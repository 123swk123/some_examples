==> flow/design.v <==
module BitCounter (
  input               io_enable,
  output reg          io_out__0,
  output reg          io_out__1,
  output reg          io_out__2,
  output reg          io_out__3,
  output reg          io_out__4,
  output reg          io_out__5,
  output reg          io_out__6,
  output reg          io_out__7,
  input               clk,
  input               reset
);
  reg        [6:0]    bitCounter_1;
  reg        [4:0]    bitIndex;
  reg        [10:0]   vecUnitCount_0;
  reg        [10:0]   vecUnitCount_1;
  reg        [10:0]   vecUnitCount_2;
  reg        [10:0]   vecUnitCount_3;
  reg        [10:0]   vecUnitCount_4;
  reg        [10:0]   vecUnitCount_5;
  reg        [10:0]   vecUnitCount_6;
  reg        [10:0]   vecUnitCount_7;
  wire                when_bitcounter_l24;
  wire                when_bitcounter_l27;
  always @(*) begin
    io_out__0 = 1'b0;
    if(io_enable) begin
      if(when_bitcounter_l24) begin
        if(when_bitcounter_l27) begin
          io_out__0 = 1'b1;
        end
      end
    end
  end
  always @(*) begin
    io_out__1 = 1'b0;
    if(io_enable) begin
      if(when_bitcounter_l24) begin
        if(when_bitcounter_l27) begin
          io_out__1 = 1'b1;
        end
      end
    end
  end
  always @(*) begin
    io_out__2 = 1'b0;
    if(io_enable) begin
      if(when_bitcounter_l24) begin
        if(when_bitcounter_l27) begin
          io_out__2 = 1'b1;
        end
      end
    end
  end
  always @(*) begin
    io_out__3 = 1'b0;
    if(io_enable) begin
      if(when_bitcounter_l24) begin
        if(when_bitcounter_l27) begin
          io_out__3 = 1'b1;
        end
      end
    end
  end
  always @(*) begin
    io_out__4 = 1'b0;
    if(io_enable) begin
      if(when_bitcounter_l24) begin
        if(when_bitcounter_l27) begin
          io_out__4 = 1'b1;
        end
      end
    end
  end
  always @(*) begin
    io_out__5 = 1'b0;
    if(io_enable) begin
      if(when_bitcounter_l24) begin
        if(when_bitcounter_l27) begin
          io_out__5 = 1'b1;
        end
      end
    end
  end
  always @(*) begin
    io_out__6 = 1'b0;
    if(io_enable) begin
      if(when_bitcounter_l24) begin
        if(when_bitcounter_l27) begin
          io_out__6 = 1'b1;
        end
      end
    end
  end
  always @(*) begin
    io_out__7 = 1'b0;
    if(io_enable) begin
      if(when_bitcounter_l24) begin
        if(when_bitcounter_l27) begin
          io_out__7 = 1'b1;
        end
      end
    end
  end
  assign when_bitcounter_l24 = (7'h5a <= bitCounter_1);
  assign when_bitcounter_l27 = (5'h17 < bitIndex);
  always @(posedge clk or posedge reset) begin
    if(reset) begin
      bitCounter_1 <= 7'h0;
      bitIndex <= 5'h0;
      vecUnitCount_0 <= 11'h0;
      vecUnitCount_1 <= 11'h0;
      vecUnitCount_2 <= 11'h0;
      vecUnitCount_3 <= 11'h0;
      vecUnitCount_4 <= 11'h0;
      vecUnitCount_5 <= 11'h0;
      vecUnitCount_6 <= 11'h0;
      vecUnitCount_7 <= 11'h0;
    end else begin
      if(io_enable) begin
        bitCounter_1 <= (bitCounter_1 + 7'h01);
        if(when_bitcounter_l24) begin
          bitCounter_1 <= 7'h0;
          bitIndex <= (bitIndex + 5'h01);
          if(when_bitcounter_l27) begin
            bitIndex <= 5'h0;
            vecUnitCount_0 <= (vecUnitCount_0 - 11'h001);
            vecUnitCount_1 <= (vecUnitCount_1 - 11'h001);
            vecUnitCount_2 <= (vecUnitCount_2 - 11'h001);
            vecUnitCount_3 <= (vecUnitCount_3 - 11'h001);
            vecUnitCount_4 <= (vecUnitCount_4 - 11'h001);
            vecUnitCount_5 <= (vecUnitCount_5 - 11'h001);
            vecUnitCount_6 <= (vecUnitCount_6 - 11'h001);
            vecUnitCount_7 <= (vecUnitCount_7 - 11'h001);
          end
        end
      end
    end
  end
endmodule
# Step by step through the tools: BitCounter
# The steps from the RTL of BitCounter to its reports follow in flow order.
# Line numbers count from 1 in the design file above.
# Operators: Yosys type, input widths -> output width; for muxes data width and select width s.
# Library cell names are shortened.
# Not given: --
# design
design	BitCounter
clock	clk
lib	sky130hd
corner	tt_025C_1v80

# Word-level counts
# Source: Yosys, flattened and elaborated, memories not mapped. Widths are those after wreduce. Registers that Yosys merges into a memory's read port (data or address) are not register bits. Print and check cells do not count. Equal cells are merged and count once.
# word_totals
regBits	12
in_bits	3
out_inout_bits	8
word_cells	12
# op_classes
add_sub_neg	2
compare	2
n_mux	5
reduce_logical	1
# ops
op	count
$add 7x1->7 const B	1
$le 7x7->1 const A	1
$mux 7	1
$add 5x1->5 const B	1
$lt 5x5->1 const A	1
$mux 5	1
$mux 1	3
$reduce_and 2->1	1

# Depth
# Depth = most cells in a row (Yosys ltp): at word level without a register or memory, in the mapped netlist without a sequential cell, where the memories' decode and read muxes count.
# depth
depth_word	4
ABC_AREA	1
depth_mapped	7
ltp_nobuf	7

# Synthesis result
# The flow's flattened synthesis, as Yosys stat reports it; memories are mapped. The netlist is that of the ABC_AREA named above (0 if unset); the other value can give another one.
# synth_totals
cell_count	87
area_um2	708.2
sequential_area_um2	300.3
ffs	12
buf_cells	8
# types
cell_type	count	area_total_um2
dfrtp_1	12	300.288
nand2_1	21	78.826
buf_4	7	52.55
ha_1	3	37.536
inv_1	10	37.536
nor2_1	10	37.536
o21ai_2	3	26.275
xnor2_1	2	17.517
a21oi_1	3	15.014
nand3_1	3	15.014
nand3b_1	2	15.014
nand2_2	2	12.512
nand4_1	2	12.512
or2_2	2	12.512
buf_6	1	11.261
a21oi_2	1	8.758
o21bai_1	1	7.507
o21ai_0	1	5.005
o21ai_1	1	5.005

# Timing after synthesis
# Source: OpenSTA report_checks on the synthesized netlist (no wires, ideal clock, input and output delay 20% of the period each), path of least setup slack; recovery checks are left aside. Register names are those of the netlist, which keeps one name where synthesis merged equal registers.
# synth_path
path_type	register to output
from	reg bitCounter_1[0]
to	out io_out__1
tclk_ps	2660
output_delay_ps	532
t_first_pin_ps	0
t_arrival_ps	1200
required_ps	2128
slack_ps	928
delay_ps	1200
path_stages	7
path_buffers	1
synth_period_reached_ps	1732
# "delay_ps" = arrival - input delay + setup time.
# A path that ends at an output port has no setup time.
# "path_stages" counts driving pins, that of a launching flip-flop among them; a cell with two outputs on the path counts twice.
# "synth_period_reached_ps" is the clock period less the worst setup slack; recovery checks do not enter. This is arithmetic on one report: input and output delays are still those of the set period (20% each).
# Between the ends stands the longest chain of elaborated cells between them, by number of cells; it is not shown to be the way that was timed. Of several equally long chains one is given.
# Each line given opens the expression or statement behind the cell; cells for indexed reads and writes are added by Yosys, which also makes memories of some case tables.
# At most two assigning lines are given for a register; there are more.
# synth_via
path_cell_list	dfrtp_1 > inv_1 > ha_1 > nand3b_1 > nand3b_1 > inv_1 > buf_4
elab_chain_cells	3
cells_between	3
cone_classes	1 x compare; 2 x mux
# synth_rtl
item	line_no	text
from (decl)	14	reg        [6:0]    bitCounter_1;
from (assign)	110	bitCounter_1 <= 7'h0;
from (assign)	122	bitCounter_1 <= (bitCounter_1 + 7'h01);
$le 7x7->1	106	assign when_bitcounter_l24 = (7'h5a <= bitCounter_1);
$mux 1	39	if(when_bitcounter_l24) begin
$mux 1	38	if(io_enable) begin
to (decl)	4	output reg          io_out__1,
# Nets of the timed path that keep an RTL name, with a line that drives or declares them; the list need not be complete.
# synth_nets
net	line_no	text
io_out__0	28	if(io_enable) begin

# Timing after layout
# From the final timing report of flow run A: the path of least setup slack in the routed layout; clock arrival at registers is part of the times.
# The path's times are printed in steps of 10 ps; the period is the one set.
# layout_path
path_type	register to output
from	reg bitCounter_1[0]
to	out io_out__0
tclk_ps	1890
output_delay_ps	380
t_first_pin_ps	270
t_arrival_ps	1430
required_ps	1510
slack_ps	80
path_stages	7
path_buffers	1
# Between the ends stands the longest chain of elaborated cells between them, by number of cells; it is not shown to be the way that was timed. Of several equally long chains one is given.
# At most two assigning lines are given for a register; there are more.
# layout_via
path_cell_list	dfrtp_1 > inv_1 > ha_2 > nand3b_1 > nand3b_1 > inv_4 > buf_6
elab_chain_cells	3
cells_between	3
cone_classes	1 x compare; 2 x mux
# layout_rtl
item	line_no	text
from (decl)	14	reg        [6:0]    bitCounter_1;
from (assign)	110	bitCounter_1 <= 7'h0;
from (assign)	122	bitCounter_1 <= (bitCounter_1 + 7'h01);
$le 7x7->1	106	assign when_bitcounter_l24 = (7'h5a <= bitCounter_1);
$mux 1	29	if(when_bitcounter_l24) begin
$mux 1	28	if(io_enable) begin
to (decl)	3	output reg          io_out__0,

# Flow measurements of BitCounter on sky130hd: 2 stored runs with different settings, listed in no order. Input and output delays are each 20% of the period that was set; the output load is 0.01 pF.
# "period_reached_ps" means the clock period less the worst setup slack. The figure is calculated, with input and output delays left at 20% of the set period.
# By "worst_path_time_ps" is meant the share of the clock period that the worst setup path is allowed (20% is reserved at inputs, 20% at outputs), minus its slack. Clock arrival times at its registers enter into it.
# "design_power_mw" rests on the timing tool's default activity at the inputs, not on a simulated workload.
# "worst_path_time_ps" is known to 10 ps.
# A setting shown as - is not set for that run.
name,flow run A,flow run B
period_ns,1.89,4.76
CORE_UTILIZATION,20,40
SETUP_SLACK_MARGIN,0.38,-
PLACE_DENSITY,0.4,-
CORE_MARGIN,2,2
CELL_PAD_IN_SITES_DETAIL_PLACEMENT,1,-
ABC_AREA,1,-
GPL_ROUTABILITY_DRIVEN,0,-
SLEW_MARGIN,25,20
CAP_MARGIN,20,20
yosys.chip_area_um2,708.2,714.4
final_die_area_um2,4032.9,2140.0
cell_area_final_um2,1054.8,822.0
finalUtil_pct,31.4,48.1
setup_ws_ps,79,608
final_setup_tns_ps,0,0
design_power_mw,1.261,0.3883
period_reached_ps,1811,4152
worst_path_time_ps,1430,2250
worst_setup_path_type,register to output,input to output
