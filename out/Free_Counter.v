==> flow/design.v <==
module Free_Counter (
  input               io_clk,
  input               io_reset,
  output     [15:0]   io_count,
  input               clk,
  input               reset
);
  wire       [19:0]   _zz_timer_counter_valueNext;
  wire       [0:0]    _zz_timer_counter_valueNext_1;
  wire       [15:0]   _zz_count_valueNext;
  wire       [0:0]    _zz_count_valueNext_1;
  reg                 timer_state;
  reg                 timer_stateRise;
  wire                timer_counter_willIncrement;
  reg                 timer_counter_willClear;
  reg        [19:0]   timer_counter_valueNext;
  reg        [19:0]   timer_counter_value;
  wire                timer_counter_willOverflowIfInc;
  wire                timer_counter_willOverflow;
  reg                 count_willIncrement;
  wire                count_willClear;
  reg        [15:0]   count_valueNext;
  reg        [15:0]   count_value;
  wire                count_willOverflowIfInc;
  wire                count_willOverflow;
  assign _zz_timer_counter_valueNext_1 = timer_counter_willIncrement;
  assign _zz_timer_counter_valueNext = {19'd0, _zz_timer_counter_valueNext_1};
  assign _zz_count_valueNext_1 = count_willIncrement;
  assign _zz_count_valueNext = {15'd0, _zz_count_valueNext_1};
  always @(*) begin
    timer_stateRise = 1'b0;
    if(timer_counter_willOverflow) begin
      timer_stateRise = (! timer_state);
    end
    if(timer_state) begin
      timer_stateRise = 1'b0;
    end
  end
  always @(*) begin
    timer_counter_willClear = 1'b0;
    if(timer_state) begin
      timer_counter_willClear = 1'b1;
    end
  end
  assign timer_counter_willOverflowIfInc = (timer_counter_value == 20'hf423f);
  assign timer_counter_willOverflow = (timer_counter_willOverflowIfInc && timer_counter_willIncrement);
  always @(*) begin
    if(timer_counter_willOverflow) begin
      timer_counter_valueNext = 20'h0;
    end else begin
      timer_counter_valueNext = (timer_counter_value + _zz_timer_counter_valueNext);
    end
    if(timer_counter_willClear) begin
      timer_counter_valueNext = 20'h0;
    end
  end
  assign timer_counter_willIncrement = 1'b1;
  always @(*) begin
    count_willIncrement = 1'b0;
    if(timer_state) begin
      count_willIncrement = 1'b1;
    end
  end
  assign count_willClear = 1'b0;
  assign count_willOverflowIfInc = (count_value == 16'hffff);
  assign count_willOverflow = (count_willOverflowIfInc && count_willIncrement);
  always @(*) begin
    count_valueNext = (count_value + _zz_count_valueNext);
    if(count_willClear) begin
      count_valueNext = 16'h0;
    end
  end
  assign io_count = count_value;
  always @(posedge clk or posedge reset) begin
    if(reset) begin
      timer_state <= 1'b0;
      timer_counter_value <= 20'h0;
      count_value <= 16'h0;
    end else begin
      timer_counter_value <= timer_counter_valueNext;
      if(timer_counter_willOverflow) begin
        timer_state <= 1'b1;
      end
      count_value <= count_valueNext;
      if(timer_state) begin
        timer_state <= 1'b0;
      end
    end
  end
endmodule
# == Tool chain data of Free_Counter ==
# What the tools print for Free_Counter, step after step.
# Line numbers count from 1 in the design file above.
# Operators carry their Yosys type and port widths (W data, S select, Z words).
# Library cell names are shortened.
# The mark -- stands for no value.
# inputs
design,Free_Counter
clock_port,clk
library,sky130hd
lib_corner,tt_025C_1v80

# == Word-level counts ==
# Counts by Yosys on the flattened word-level netlist (proc, flatten, opt, wreduce; memories kept). Register bits leave out memories and registers merged into their read ports (data or address); mux counts leave out enables and synchronous resets folded into registers. Print and check cells are left out. Cells with the same type and inputs are merged into one.
# op_classes
addsub,2
eq_ne,1
mux,5
# op_table
cell,count
$mux W20,2
$add A20 B1 Y20 const B,1
$eq A20 B20 Y1 const B,1
$add A16 B1 Y16,1
$mux W1,3
# word_totals
register_bits,37
input_bits,4
output_inout_bits,16
elab_cells,11

# == Logic depth ==
# Longest topological path by Yosys (ltp), each cell counted once; first at word level (registers and memories cut), then after technology mapping (sequential cells cut; the memories' decode and read muxes count).
# logic_depth
ltp_word,3
ABC_AREA,1
depth_mapped,9

# == Mapped cells and area ==
# Source: synth_stat.txt of the flow (Yosys; design flattened, memories mapped). It holds for the ABC_AREA given above (unset counts as 0); a run with the other value may have another netlist.
# The area totals of this step are shown rounded.
# mapped
cells,215
synth_area_um2,1860
seqArea_um2,926
flip_flops,37
buffers,1
# types
cell,count,type_area_um2
dfrtp_1,37,925.888
nor2_1,50,187.68
xor2_1,16,140.134
nand2_1,35,131.376
nand3_1,23,115.11
xnor2_1,9,78.826
inv_1,14,52.55
ha_1,3,37.536
nor2_2,6,37.536
nand3_2,3,30.029
nand2_2,4,25.024
nor2_4,2,22.522
nor3_1,3,15.014
nand4_1,2,12.512
a211oi_1,1,7.507
nand3b_1,1,7.507
nor3b_1,1,7.507
and2_1,1,6.256
# Not listed: further types 4, cells in them 4.

# == Worst setup path after synthesis ==
# Path of least setup slack by OpenSTA after synthesis, without wires, with an ideal clock, recovery checks aside; 20% of the period is set as input and as output delay. Where synthesis merged equal registers, the netlist keeps one of their names.
# synth_path
path_type,reg2reg
from,register timer_state
to,register count_value[12]
clock_period_ns,3.96
t_first_pin_ns,0.000
arrival_time_ns,1.375
t_required_ns,3.881
setup_slack_ns,2.505
delay_ns,1.454
path_stages,8
n_path_buf,0
period_less_setup_slack_ns,1.455
# "delay_ns" is the arrival time less input delay plus setup time.
# "path_stages": output pins that drive a net of the path, with the launching flip-flop's if there is one; two outputs of one cell count as two.
# "period_less_setup_slack_ns" = period - worst setup slack (recovery checks aside). The figure is calculated, with input and output delays left at 20% of the set period.
# Between the ends stands the longest chain of elaborated cells between them, by number of cells; it is not shown to be the way that was timed. Of several equally long chains one is given.
# Each line given opens the expression or statement behind the cell; cells for indexed reads and writes are added by Yosys, which also makes memories of some case tables.
# At most two assigning lines are given for a register; there are more.
# synth_via
path_cell_list,dfrtp_1 -> ha_1 -> ha_1 -> nand3_1 -> nor2_1 -> nand3_1 -> nor2_1 -> xor2_1
elab_chain_cells,2
# synth_rtl
item,line,source
"start, declared",12,reg                 timer_state;
"start, assigned",76,timer_state <= 1'b0;
"start, assigned",82,timer_state <= 1'b1;
$mux W1,60,if(timer_state) begin
$add A16 B1 Y16,68,count_valueNext = (count_value + _zz_count_valueNext);
"end, assigned",78,count_value <= 16'h0;
"end, assigned",84,count_value <= count_valueNext;
"end, declared",23,reg        [15:0]   count_value;

# == Worst path after layout ==
# From the final timing report of entry A: the path of least setup slack in the routed layout; clock arrival at registers is part of the times.
# layout_path
path_type,reg2out
from,register count_value[11]
to,output io_count[11]
clock_period_ns,2.84
output_delay_ns,0.57
t_first_pin_ns,0.29
arrival_time_ns,1.31
t_required_ns,2.27
setup_slack_ns,0.96
path_stages,2
n_path_buf,1
# layout_via
path_cell_list,dfrtp_1 -> clkdlybuf4s50_1
elab_chain_cells,0
# layout_rtl
item,line,source
"start, declared",23,reg        [15:0]   count_value;
"start, assigned",78,count_value <= 16'h0;
"start, assigned",84,count_value <= count_valueNext;
"end, declared",4,"output     [15:0]   io_count,"

# 2 stored runs of Free_Counter in the flow (synthesis by Yosys, layout by OpenROAD, sky130hd cells), in arbitrary order. Constraints: input delay and output delay 20% of the set period each, output load 0.01 pF.
# "achieved_period_ns": clock period set for the run, less the worst setup slack. It is reckoned from that one timing run; input and output delays stay at 20% of the period that was set.
# "power_mw": no workload was simulated; the value follows from the tool's default switching activity.
# Results are given in rounded form.
# Settings: - = not set for that run.
setting or result,entry A,entry B
period_ns,2.84,3.43
CORE_UTILIZATION,41,46
PLACE_DENSITY_LB_ADDON,0.24,0.2
HOLD_SLACK_MARGIN,0.01,-
CORE_ASPECT_RATIO,1.22,-
CELL_PAD_IN_SITES_GLOBAL_PLACEMENT,1,-
CELL_PAD_IN_SITES_DETAIL_PLACEMENT,0,1
ABC_AREA,1,-
GPL_TIMING_DRIVEN,0,0
GPL_ROUTABILITY_DRIVEN,1,1
MAX_ROUTING_LAYER,met5,met4
CAP_MARGIN,20,20
CORE_MARGIN,2,3
SLEW_MARGIN,20,20
CTS_CLUSTER_DIAMETER,-,199
post_synth_area_um2,1860,1720
die_footprint_um2,5090,4520
utilization_frac,0.506,0.587
worst_setup_slack_ns,0.958,1.32
fin_tns_ns,0.000,0.000
final_hold_ws_ns,0.482,0.486
power_mw,1.02,0.758
achieved_period_ns,1.882,2.106
