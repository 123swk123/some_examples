==> flow/design.v <==
module Apb3Test (
  input      [7:0]    io_apb_PADDR,
  input      [0:0]    io_apb_PSEL,
  input               io_apb_PENABLE,
  output              io_apb_PREADY,
  input               io_apb_PWRITE,
  input      [31:0]   io_apb_PWDATA,
  output reg [31:0]   io_apb_PRDATA,
  output              io_apb_PSLVERROR,
  output reg          io_sigOut,
  input               clk,
  input               reset
);
  wire                apbCtrl_askWrite;
  wire                apbCtrl_askRead;
  wire                apbCtrl_doWrite;
  wire                apbCtrl_doRead;
  reg        [11:0]   count;
  reg        [11:0]   count_1;
  reg        [7:0]    clockCounter_counter;
  wire                when_apb3_slave_test_l29;
  wire                when_apb3_slave_test_l36;
  assign io_apb_PREADY = 1'b1;
  always @(*) begin
    io_apb_PRDATA = 32'h0;
    case(io_apb_PADDR)
      8'h0 : begin
        io_apb_PRDATA[11 : 0] = count;
        io_apb_PRDATA[23 : 12] = count_1;
      end
      8'h04 : begin
        io_apb_PRDATA[7 : 0] = clockCounter_counter;
      end
      default : begin
      end
    endcase
  end
  assign io_apb_PSLVERROR = 1'b0;
  assign apbCtrl_askWrite = ((io_apb_PSEL[0] && io_apb_PENABLE) && io_apb_PWRITE);
  assign apbCtrl_askRead = ((io_apb_PSEL[0] && io_apb_PENABLE) && (! io_apb_PWRITE));
  assign apbCtrl_doWrite = (((io_apb_PSEL[0] && io_apb_PENABLE) && io_apb_PREADY) && io_apb_PWRITE);
  assign apbCtrl_doRead = (((io_apb_PSEL[0] && io_apb_PENABLE) && io_apb_PREADY) && (! io_apb_PWRITE));
  always @(*) begin
    io_sigOut = 1'b0;
    case(io_apb_PADDR)
      8'h0 : begin
        if(apbCtrl_doWrite) begin
          io_sigOut = 1'b1;
        end
      end
      default : begin
      end
    endcase
  end
  assign when_apb3_slave_test_l29 = (8'h64 < clockCounter_counter);
  assign when_apb3_slave_test_l36 = (clockCounter_counter == 8'h0);
  always @(posedge clk or posedge reset) begin
    if(reset) begin
      count <= 12'h0;
      count_1 <= 12'h0;
      clockCounter_counter <= 8'h0;
    end else begin
      clockCounter_counter <= (clockCounter_counter + 8'h01);
      if(when_apb3_slave_test_l29) begin
        clockCounter_counter <= 8'h0;
      end
      if(when_apb3_slave_test_l36) begin
        count <= (count - 12'h001);
      end
      case(io_apb_PADDR)
        8'h0 : begin
          if(apbCtrl_doWrite) begin
            count <= io_apb_PWDATA[11 : 0];
            count_1 <= io_apb_PWDATA[23 : 12];
          end
        end
        default : begin
        end
      endcase
    end
  end
endmodule
From RTL to reports: Apb3Test --
Tool output for the design above, in the order of the flow. Line numbers count from 1 in the design file above. Operators: Yosys type, input widths -> output width; for muxes data width and select width s. A cell with -- has no value.
Design: design top Apb3Test, clock port clk, standard-cell library sky130hd, timing corner tt_025C_1v80

Word-level counts --
Yosys after proc, flatten, opt, wreduce and memory -nomap, before mapping. Enables and synchronous resets that opt folds into registers are not counted as muxes. Memory bits, and registers merged into a memory's read port (data or address), are not among the register bits. Print and check cells are not counted. Equal cells are merged and count once.
Bit counts: register bits 32, cells after elaboration 21, output and inout bits 35
Cells by class: order comparisons 1, equal/unequal tests 1, reduce/logical cells 5, muxes and demuxes 9, add/subtract/negate cells 2
Operators by type and width (number):
- $mux 12 | 4
- $logic_not 8->1 | 2
- $pmux 8 s2 | 1
- $sub 12x1->12 const B | 1
- $lt 7x8->1 const A | 1
- $add 8x1->8 const B | 1
- $eq 8x3->1 const B | 1
- $mux 8 | 1
- $mux 4 | 1
- $logic_and 1x1->1 | 2
- $reduce_and 2->1 | 1
- $mux 1 | 2

Longest topological paths --
Depth = most cells in a row (Yosys ltp): at word level without a register or memory, in the mapped netlist without a sequential cell, where the memories' decode and read muxes count.
Logic depth: depth after elaboration 4, ABC_AREA 0, gate-level depth with buffers 8, gate-level depth less buffers 7

Netlist --
The flow's flattened synthesis, as Yosys stat reports it; memories are mapped. The netlist is that of the ABC_AREA named above (0 if unset); the other value can give another one.
Synthesis totals: cell count 178, synthesis area 1761.7 um2, flip-flop cells 32, area of sequential cells 800.8 um2
Cell types:
- sky130_fd_sc_hd__dfrtp_1 | number 32, total area 800.768 um2
- sky130_fd_sc_hd__mux2_2 | number 12, total area 135.13 um2
- sky130_fd_sc_hd__and2_1 | number 16, total area 100.096 um2
- sky130_fd_sc_hd__nor2_1 | number 25, total area 93.84 um2
- sky130_fd_sc_hd__xnor2_1 | number 9, total area 78.826 um2
- sky130_fd_sc_hd__buf_4 | number 10, total area 75.072 um2
- sky130_fd_sc_hd__a21oi_1 | number 13, total area 65.062 um2
- sky130_fd_sc_hd__a22o_1 | number 7, total area 61.309 um2
- sky130_fd_sc_hd__xor2_1 | number 6, total area 52.55 um2
- sky130_fd_sc_hd__ha_1 | number 3, total area 37.536 um2
- sky130_fd_sc_hd__nor4_1 | number 5, total area 31.28 um2
- sky130_fd_sc_hd__inv_1 | number 8, total area 30.029 um2
- sky130_fd_sc_hd__or4_1 | number 4, total area 30.029 um2
- sky130_fd_sc_hd__clkbuf_1 | number 5, total area 18.768 um2
- sky130_fd_sc_hd__or3_1 | number 3, total area 18.768 um2
- sky130_fd_sc_hd__nand2b_1 | number 2, total area 12.512 um2
- sky130_fd_sc_hd__nand4_2 | number 1, total area 12.512 um2
- sky130_fd_sc_hd__or4_4 | number 1, total area 11.261 um2
Other cell types: 13; their cells: 16.

Path before layout --
Source: OpenSTA report_checks on the synthesized netlist (no wires, ideal clock, input and output delay 20% of the period each), path of least setup slack; recovery checks are left aside. Register names are those of the netlist, which keeps one name where synthesis merged equal registers.
Path after synthesis: path kind input to output, start input port io_apb_PADDR[1], end output port io_sigOut, slack 0.411 ns, stages 6, path buffers 2, external input delay 0.714 ns, delay of the path 1.731 ns, arrival 2.445 ns, period 3.57 ns, launch time at the first pin 0.714 ns, period reached after synthesis 3.159 ns
"delay of the path" = arrival - input delay + setup time. A path that ends at an output port has no setup time. "stages" counts driving pins, that of a launching flip-flop among them; a cell with two outputs on the path counts twice. "period reached after synthesis" is the clock period less the worst setup slack; recovery checks do not enter. This is arithmetic on one report: input and output delays are still those of the set period (20% each). Between the ends stands the longest chain of elaborated cells between them, by number of cells; it is not shown to be the way that was timed. Of several equally long chains one is given. A line is the first line of the expression or statement that the cell stems from. Yosys adds cells for indexed reads and writes and turns some case tables into memories.
Between the ends, after synthesis: cell sequence sky130_fd_sc_hd__or4_1 -> sky130_fd_sc_hd__nor2_1 -> sky130_fd_sc_hd__nand4_2 -> sky130_fd_sc_hd__clkbuf_1 -> sky130_fd_sc_hd__clkbuf_1 -> sky130_fd_sc_hd__inv_1, length of the longest elaborated chain 2, elaborated cells on any way between the ends 2, classes of those cells 1 x mux; 1 x reduce/logical
Ends and longest elaborated chain, after synthesis:
- start: declaration | RTL line 2 | input      [7:0]    io_apb_PADDR,
- $logic_not 8->1 | RTL line 45 | case(io_apb_PADDR)
- $mux 1 | RTL line 45
- end: declaration | RTL line 10 | output reg          io_sigOut,

Timing after layout --
From the final timing report of stored run 1: the path of least setup slack in the routed layout; clock arrival at registers is part of the times.
Path post-layout: path kind input to output, start input port io_apb_PADDR[0], end output port io_sigOut, path buffers 3, period 4.87 ns, launch time at the first pin 0.97 ns, slack 0.80 ns, external input delay 0.97 ns, stages 7, arrival 3.10 ns
Between the ends stands the longest chain of elaborated cells between them, by number of cells; it is not shown to be the way that was timed. Of several equally long chains one is given.
Between the ends, post-layout: cell sequence sky130_fd_sc_hd__clkdlybuf4s50_1 -> sky130_fd_sc_hd__or4_1 -> sky130_fd_sc_hd__nor2_1 -> sky130_fd_sc_hd__buf_4 -> sky130_fd_sc_hd__nand4_2 -> sky130_fd_sc_hd__inv_1 -> sky130_fd_sc_hd__clkdlybuf4s50_1, length of the longest elaborated chain 2, elaborated cells on any way between the ends 2, classes of those cells 1 x mux; 1 x reduce/logical
Ends and longest elaborated chain, post-layout:
- start: declaration | RTL line 2 | input      [7:0]    io_apb_PADDR,
- $logic_not 8->1 | RTL line 45 | case(io_apb_PADDR)
- $mux 1 | RTL line 45
- end: declaration | RTL line 10 | output reg          io_sigOut,

## Implementation results

Settings and measured results of 2 stored flow runs for module Apb3Test (sky130hd), not sorted in any way. The constraints put input and output delay at 20% of the set period each and load the outputs with 0.01 pF.
"clock period reached": clock period set for the run, less the worst setup slack. It is reckoned from that one timing run; input and output delays stay at 20% of the period that was set.
"time on the worst setup path" means the part of the period allowed to the worst setup path (the constraints hold back 20% at inputs and 20% at outputs) less its slack; where the path has registers, the arrival times of their clocks count too.
"power consumption" is the tool's figure for a default switching activity; nothing was simulated.

[stored run 1] flow files
==> flow/run.sh <==
#!/bin/bash
# the make line also repeats the synthesis and layout settings of config.mk as NAME=value (left out here)
make -C /OpenROAD-flow-scripts/flow DESIGN_CONFIG=/design/flow/config.mk WORK_HOME=/design/flow/orfs CLKGATE_MAP_FILE= finish
==> flow/config.mk <==
export PLATFORM = sky130hd
export DESIGN_NAME = Apb3Test
export DESIGN_NICKNAME = Apb3Test
export VERILOG_FILES = /design/flow/design.v
export SDC_FILE = /design/flow/constraint.sdc
export NUM_CORES = 4
export LEC_CHECK = 0
export CAP_MARGIN = 20
export CORE_MARGIN = 2
export CORE_UTILIZATION = 40
export SLEW_MARGIN = 20
==> flow/constraint.sdc <==
create_clock -name core_clock -period 4.87 [get_ports {clk}]
set_input_delay 0.9740 -clock core_clock [delete_from_list [all_inputs] [get_ports {clk}]]
set_output_delay 0.9740 -clock core_clock [all_outputs]
set_load 0.01 [all_outputs]

[stored run 1] result: setup slack of the worst path 0.797 ns; worst hold slack in the final report 0.499 ns; area of the standard cells in the finished layout 2509.9 um2; clock period reached 4.073 ns; area inside the die boundary 4951.2 um2; utilization 58.4%; time on the worst setup path 2.12 ns; class of the worst setup path input to output; total negative slack 0.000 ns; power consumption 0.7015 mW; synthesized cell area 1761.7 um2

[stored run 2] flow files
==> flow/run.sh <==
#!/bin/bash
# the make line also repeats the synthesis and layout settings of config.mk as NAME=value (left out here)
make -C /OpenROAD-flow-scripts/flow DESIGN_CONFIG=/design/flow/config.mk WORK_HOME=/design/flow/orfs CLKGATE_MAP_FILE= finish
==> flow/config.mk <==
export PLATFORM = sky130hd
export DESIGN_NAME = Apb3Test
export DESIGN_NICKNAME = Apb3Test
export VERILOG_FILES = /design/flow/design.v
export SDC_FILE = /design/flow/constraint.sdc
export NUM_CORES = 4
export LEC_CHECK = 0
export CAP_MARGIN = 20
export CELL_PAD_IN_SITES_DETAIL_PLACEMENT = 0
export CORE_ASPECT_RATIO = 1.71
export CORE_MARGIN = 2
export CORE_UTILIZATION = 69
export PLACE_DENSITY = 0.76
export SETUP_SLACK_MARGIN = -0.27
export SLEW_MARGIN = 20
==> flow/constraint.sdc <==
create_clock -name core_clock -period 3.94 [get_ports {clk}]
set_input_delay 0.7880 -clock core_clock [delete_from_list [all_inputs] [get_ports {clk}]]
set_output_delay 0.7880 -clock core_clock [all_outputs]
set_load 0.01 [all_outputs]

[stored run 2] result: incomplete, placement halted on GPL-0301
